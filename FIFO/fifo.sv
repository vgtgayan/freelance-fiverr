==> flow/design.v <==
module fifo #  (
                parameter int bW = 8 ,
                parameter int eC = 8 ,
                parameter int ptrW = $clog2(eC) ,
                parameter int cntW = $clog2(eC +1)
                )
                (
                input logic [bW-1:0] pushData,
                input logic          push,
                output logic         full,
                output logic [bW-1:0] popData,
                input logic pop,
                output logic empty,
                input logic clk,
                input logic rst
                );
logic [ptrW-1:0] push_ptr;
logic [ptrW-1:0] pop_ptr;
logic [cntW-1:0] item_cnt;
logic               writeEn;
logic   [bW-1:0]    TOS;  
logic   [bW-1:0]    pushData_reg;
memory #(bW,eC) mymem ( .readAddr (pop_ptr),
                        .writeAddr(push_ptr),
                        .writeData(pushData_reg),
                        .writeEn  (writeEn),
                        .readData (TOS),
                        .clk      (clk)
                      );
always_ff @(posedge clk or posedge rst) begin
    if (rst) begin
         push_ptr <= 8'hff;
         pop_ptr  <= 0;
         item_cnt <= 0;
         writeEn  <= 0;
    end
    else if (push) begin
        push_ptr <= push_ptr + 1;
        writeEn  <= 1;
        item_cnt <= item_cnt + 1;
    end
    else if (pop) begin
        pop_ptr  <= pop_ptr + 1;
        writeEn  <= 0;
        item_cnt <= item_cnt - 1;
    end
    else begin
        writeEn  <= 0;
    end
end
always_comb begin
    full = 0;
    empty = 0;
    if (item_cnt == eC)
        full = 1;
    if (item_cnt == 0)
        empty = 1;
end
always_ff @ (posedge clk or posedge rst) begin
    if (rst)
        pushData_reg <= 0;
    else
        pushData_reg <= pushData;
end
always_ff @ (posedge clk or posedge rst) begin
    if (rst)
        popData <= 0;
    else if (pop)
        popData <= TOS;
end
endmodule
module memory
#   (
    parameter   int bW = 8,
    parameter   int eC = 8,
    parameter   int aW = $clog2(eC)
    )
    (
    input   logic   [aW-1:0]    readAddr,
    input   logic   [aW-1:0]    writeAddr,
    input   logic   [bW-1:0]    writeData,
    input   logic               writeEn,
    output  logic   [bW-1:0]    readData,
    input   logic               clk
    );
    logic   [bW-1:0]    mem [eC-1:0];
    assign  readData = mem[readAddr];
    always  @(posedge clk) begin
        if( writeEn )
            mem[writeAddr] <= writeData;
    end
endmodule
Reports on fifo
The steps from the RTL of fifo to its reports follow in flow order.
Lines are those of the file above, counted from 1.
Operators: Yosys type, input widths -> output width; for muxes data width and select width s.
Cell names lack the library's common part.
A cell with -- has no value.
Design
  top: fifo
  clock port: clk
  standard-cell library: sky130hd
  library corner: tt_025C_1v80

Word level
Yosys after proc, flatten, opt, wreduce and memory -nomap, before mapping. Memory bits, and registers merged into a memory's read port (data or address), are not among the register bits. Print and check cells are not counted. Equal cells are merged and count once.
Memory sizes are those after Yosys's memory passes, which may raise the word count (mostly to a power of two), join words into wider ones and drop unused or constant bits.
Operators by class
  $add $sub $neg: 4
  mux-type cells: 8
  equality and inequality tests: 1
  reduce/logical cells: 3
  bitwise operators: 1
Operator list (number)
  $mux 8: 1
  $mux 4: 2
  $add 3x1->3 const B: 2
  $add 4x1->4 const B: 1
  $sub 4x1->4 const B: 1
  $eq 4x4->1 const B: 1
  $logic_not 4->1: 1
  $mux 1: 4
  $mux 3: 1
  $reduce_and 2->1: 1
  $reduce_bool 2->1: 1
  $not 1->1: 1
Bit counts
  flip-flop bits (word level): 19
  bits of input ports: 12
  clocked read ports x word width: 8
  elaborated cells: 23
  output and inout bits: 10
  memory bits (writable): 64
  memories: 1
Memory list
  mymem.mem: words 8, width 8, rd ports 1, wr ports 1, RTL line 86  | logic   [bW-1:0]    mem [eC-1:0];

Longest topological paths
Yosys ltp: most cells in a row. Word level: on the elaborated netlist, between registers, memories and ports. Mapped: between sequential cells and ports; inverters and the memories' decode and read muxes count.
Logic depth
  depth after elaboration: 3
  ABC_AREA: 1
  depth in mapped cells: 9
  mapped depth without buffers: 8

After synthesis
Yosys stat after the flow's synthesis: flattened, memories mapped to cells. It holds for the ABC_AREA given above (unset counts as 0); a run with the other value may have another netlist.
Cell types
  edfxtp_1: number 64, area in all 1.92E+03 um^2
  dfrtp_1: number 24, area in all 600.576 um^2
  nand2_1: number 111, area in all 416.65 um^2
  nand3_1: number 52, area in all 260.25 um^2
  inv_1: number 55, area in all 206.448 um^2
  dfstp_2: number 3, area in all 78.826 um^2
  buf_6: number 5, area in all 56.304 um^2
  ha_1: number 4, area in all 50.048 um^2
  nor2_1: number 10, area in all 37.536 um^2
  xor2_1: number 4, area in all 35.034 um^2
  buf_4: number 4, area in all 30.029 um^2
  fa_1: number 1, area in all 20.019 um^2
  xnor2_1: number 2, area in all 17.517 um^2
  buf_2: number 3, area in all 15.014 um^2
  mux2_2: number 1, area in all 11.261 um^2
  a21oi_1: number 2, area in all 10.01 um^2
  nor3_1: number 2, area in all 10.01 um^2
  o21ai_0: number 2, area in all 10.01 um^2
Not listed: further types 5, cells in them 5.
Mapped netlist
  buffers: 12
  flip-flops: 91
  sequential part of the area: 2601.2 um^2
  mapped area: 3816.2 um^2
  cells in the netlist: 354

Worst setup path after synthesis
Source: OpenSTA report_checks on the synthesized netlist (no wires, ideal clock, input and output delay 20% of the period each), path of least setup slack; recovery checks are left aside. Register names are those of the netlist, which keeps one name where synthesis merged equal registers.
Timing path after synthesis
  kind: register to output
  start point: register item_cnt[0]
  end point: output port empty
  data arrival time: 0.979 ns
  path delay: 0.979 ns
  time at the first pin: 0.000 ns
  stages on the path: 3
  path slack: 0.805 ns
  period: 2.23 ns
  period reached after synthesis: 1.425 ns
"path delay" = arrival - input delay + setup time.
A path that ends at an output port has no setup time.
"stages on the path" counts driving pins, that of a launching flip-flop among them; a cell with two outputs on the path counts twice.
"period reached after synthesis" is the clock period less the worst setup slack; recovery checks do not enter. This is arithmetic on one report: input and output delays are still those of the set period (20% each).
The rows between start and end are the longest chain of elaborated cells between them; the timing report does not say that the signal goes this way. Where chains are equally long, one stands for them.
Each line given opens the expression or statement behind the cell; cells for indexed reads and writes are added by Yosys, which also makes memories of some case tables.
At most two assigning lines are given for a register; there are more.
On the way, after synthesis
  cells stage by stage: dfrtp_1 > or2_2 > nor3_1
  cells in the longest elaborated chain: 2
  elaborated cells between the ends (all ways): 2
  classes of those cells: mux: 1; reduce/logical: 1
RTL lines, path after synthesis
  from (decl): RTL line 19  | logic [cntW-1:0] item_cnt;
  from (assign): RTL line 40  | item_cnt <= item_cnt + 1;
  from (assign): RTL line 45  | item_cnt <= item_cnt - 1;
  $logic_not 4->1: RTL line 56  | if (item_cnt == 0)
  $mux 1: RTL line 56
  to (decl): RTL line 13  | output logic empty,

Path in the finished layout
From the final timing report of job 1: the path of least setup slack in the routed layout; clock arrival at registers is part of the times.
Timing path post-layout
  kind: register to register
  start point: register item_cnt[2]
  end point: register item_cnt[3]
  time at the first pin: 0.35 ns
  path slack: -0.21 ns
  data arrival time: 1.83 ns
  period: 1.37 ns
  stages on the path: 9
The rows between start and end are the longest chain of elaborated cells between them; the timing report does not say that the signal goes this way. Where chains are equally long, one stands for them.
At most two assigning lines are given for a register; there are more.
On the way, post-layout
  cells stage by stage: dfrtp_2 > buf_4 > ha_4 > a21oi_4 > nand2_4 > nand2_2 > nand2_1 > nand2_1 > nand2_1
  cells in the longest elaborated chain: 3
  elaborated cells between the ends (all ways): 4
  classes of those cells: add/sub: 2; mux: 2
RTL lines, path post-layout
  from (decl): RTL line 19  | logic [cntW-1:0] item_cnt;
  from (assign): RTL line 40  | item_cnt <= item_cnt + 1;
  from (assign): RTL line 45  | item_cnt <= item_cnt - 1;
  $sub 4x1->4: RTL line 45
  $mux 4: RTL line 42  | else if (pop) begin
  $mux 4: RTL line 37  | else if (push) begin
  to (assign): RTL line 40
  to (assign): RTL line 45
  to (decl): RTL line 19

Appendix: measured runs

2 stored runs of fifo in the flow (synthesis by Yosys, layout by OpenROAD, sky130hd cells), in arbitrary order. Constraints: input delay and output delay 20% of the set period each, output load 0.01 pF.
"achieved clock period (ns)" means the clock period less the worst setup slack. The figure is calculated, with input and output delays left at 20% of the set period.
By "worst setup path time (ns)" is meant the share of the clock period that the worst setup path is allowed (20% is reserved at inputs, 20% at outputs), minus its slack. Clock arrival times at its registers enter into it.
By "finish__power__total" is meant OpenSTA's value without simulated activity: inputs other than the clock are taken to toggle once in ten clock periods, and the tool carries that through the logic.

settings of job 1
{
  "period_ns": 1.37,
  "CORE_UTILIZATION": 31,
  "SETUP_SLACK_MARGIN": 0.16,
  "CORE_ASPECT_RATIO": 0.93,
  "CELL_PAD_IN_SITES_DETAIL_PLACEMENT": 2,
  "TNS_END_PERCENT": 100,
  "ABC_AREA": 1,
  "SLEW_MARGIN": 5,
  "MIN_ROUTING_LAYER": "met2",
  "CAP_MARGIN": 20,
  "CORE_MARGIN": 2
}
report of job 1
yosys chip area after synthesis (um^2): 3816.2
finish__design__die__area: 13214.0
finish__design__instance__area__stdcell: 5650.4
finish__design__instance__utilization: 0.4650
finish__timing__setup__ws: -0.209
finish__timing__setup__tns: -5.357
finish__timing__hold__ws: 0.256
finish__power__total: 1.341e-02
achieved clock period (ns): 1.579
worst setup path time (ns): 1.58
worst setup path kind: register to register

settings of job 2
{
  "period_ns": 1.96,
  "CORE_UTILIZATION": 48,
  "CORE_ASPECT_RATIO": 1.07,
  "CELL_PAD_IN_SITES_DETAIL_PLACEMENT": 2,
  "TNS_END_PERCENT": 95,
  "GPL_TIMING_DRIVEN": 0,
  "CAP_MARGIN": 0,
  "CORE_MARGIN": 2,
  "SLEW_MARGIN": 20
}
report of job 2
yosys chip area after synthesis (um^2): 3564.7
finish__design__die__area: 8132.1
finish__design__instance__area__stdcell: 4125.2
finish__design__instance__utilization: 0.5724
finish__timing__setup__ws: 0.124
finish__timing__setup__tns: 0.000
finish__timing__hold__ws: 0.369
finish__power__total: 6.196e-03
achieved clock period (ns): 1.836
worst setup path time (ns): 1.84
worst setup path kind: register to register
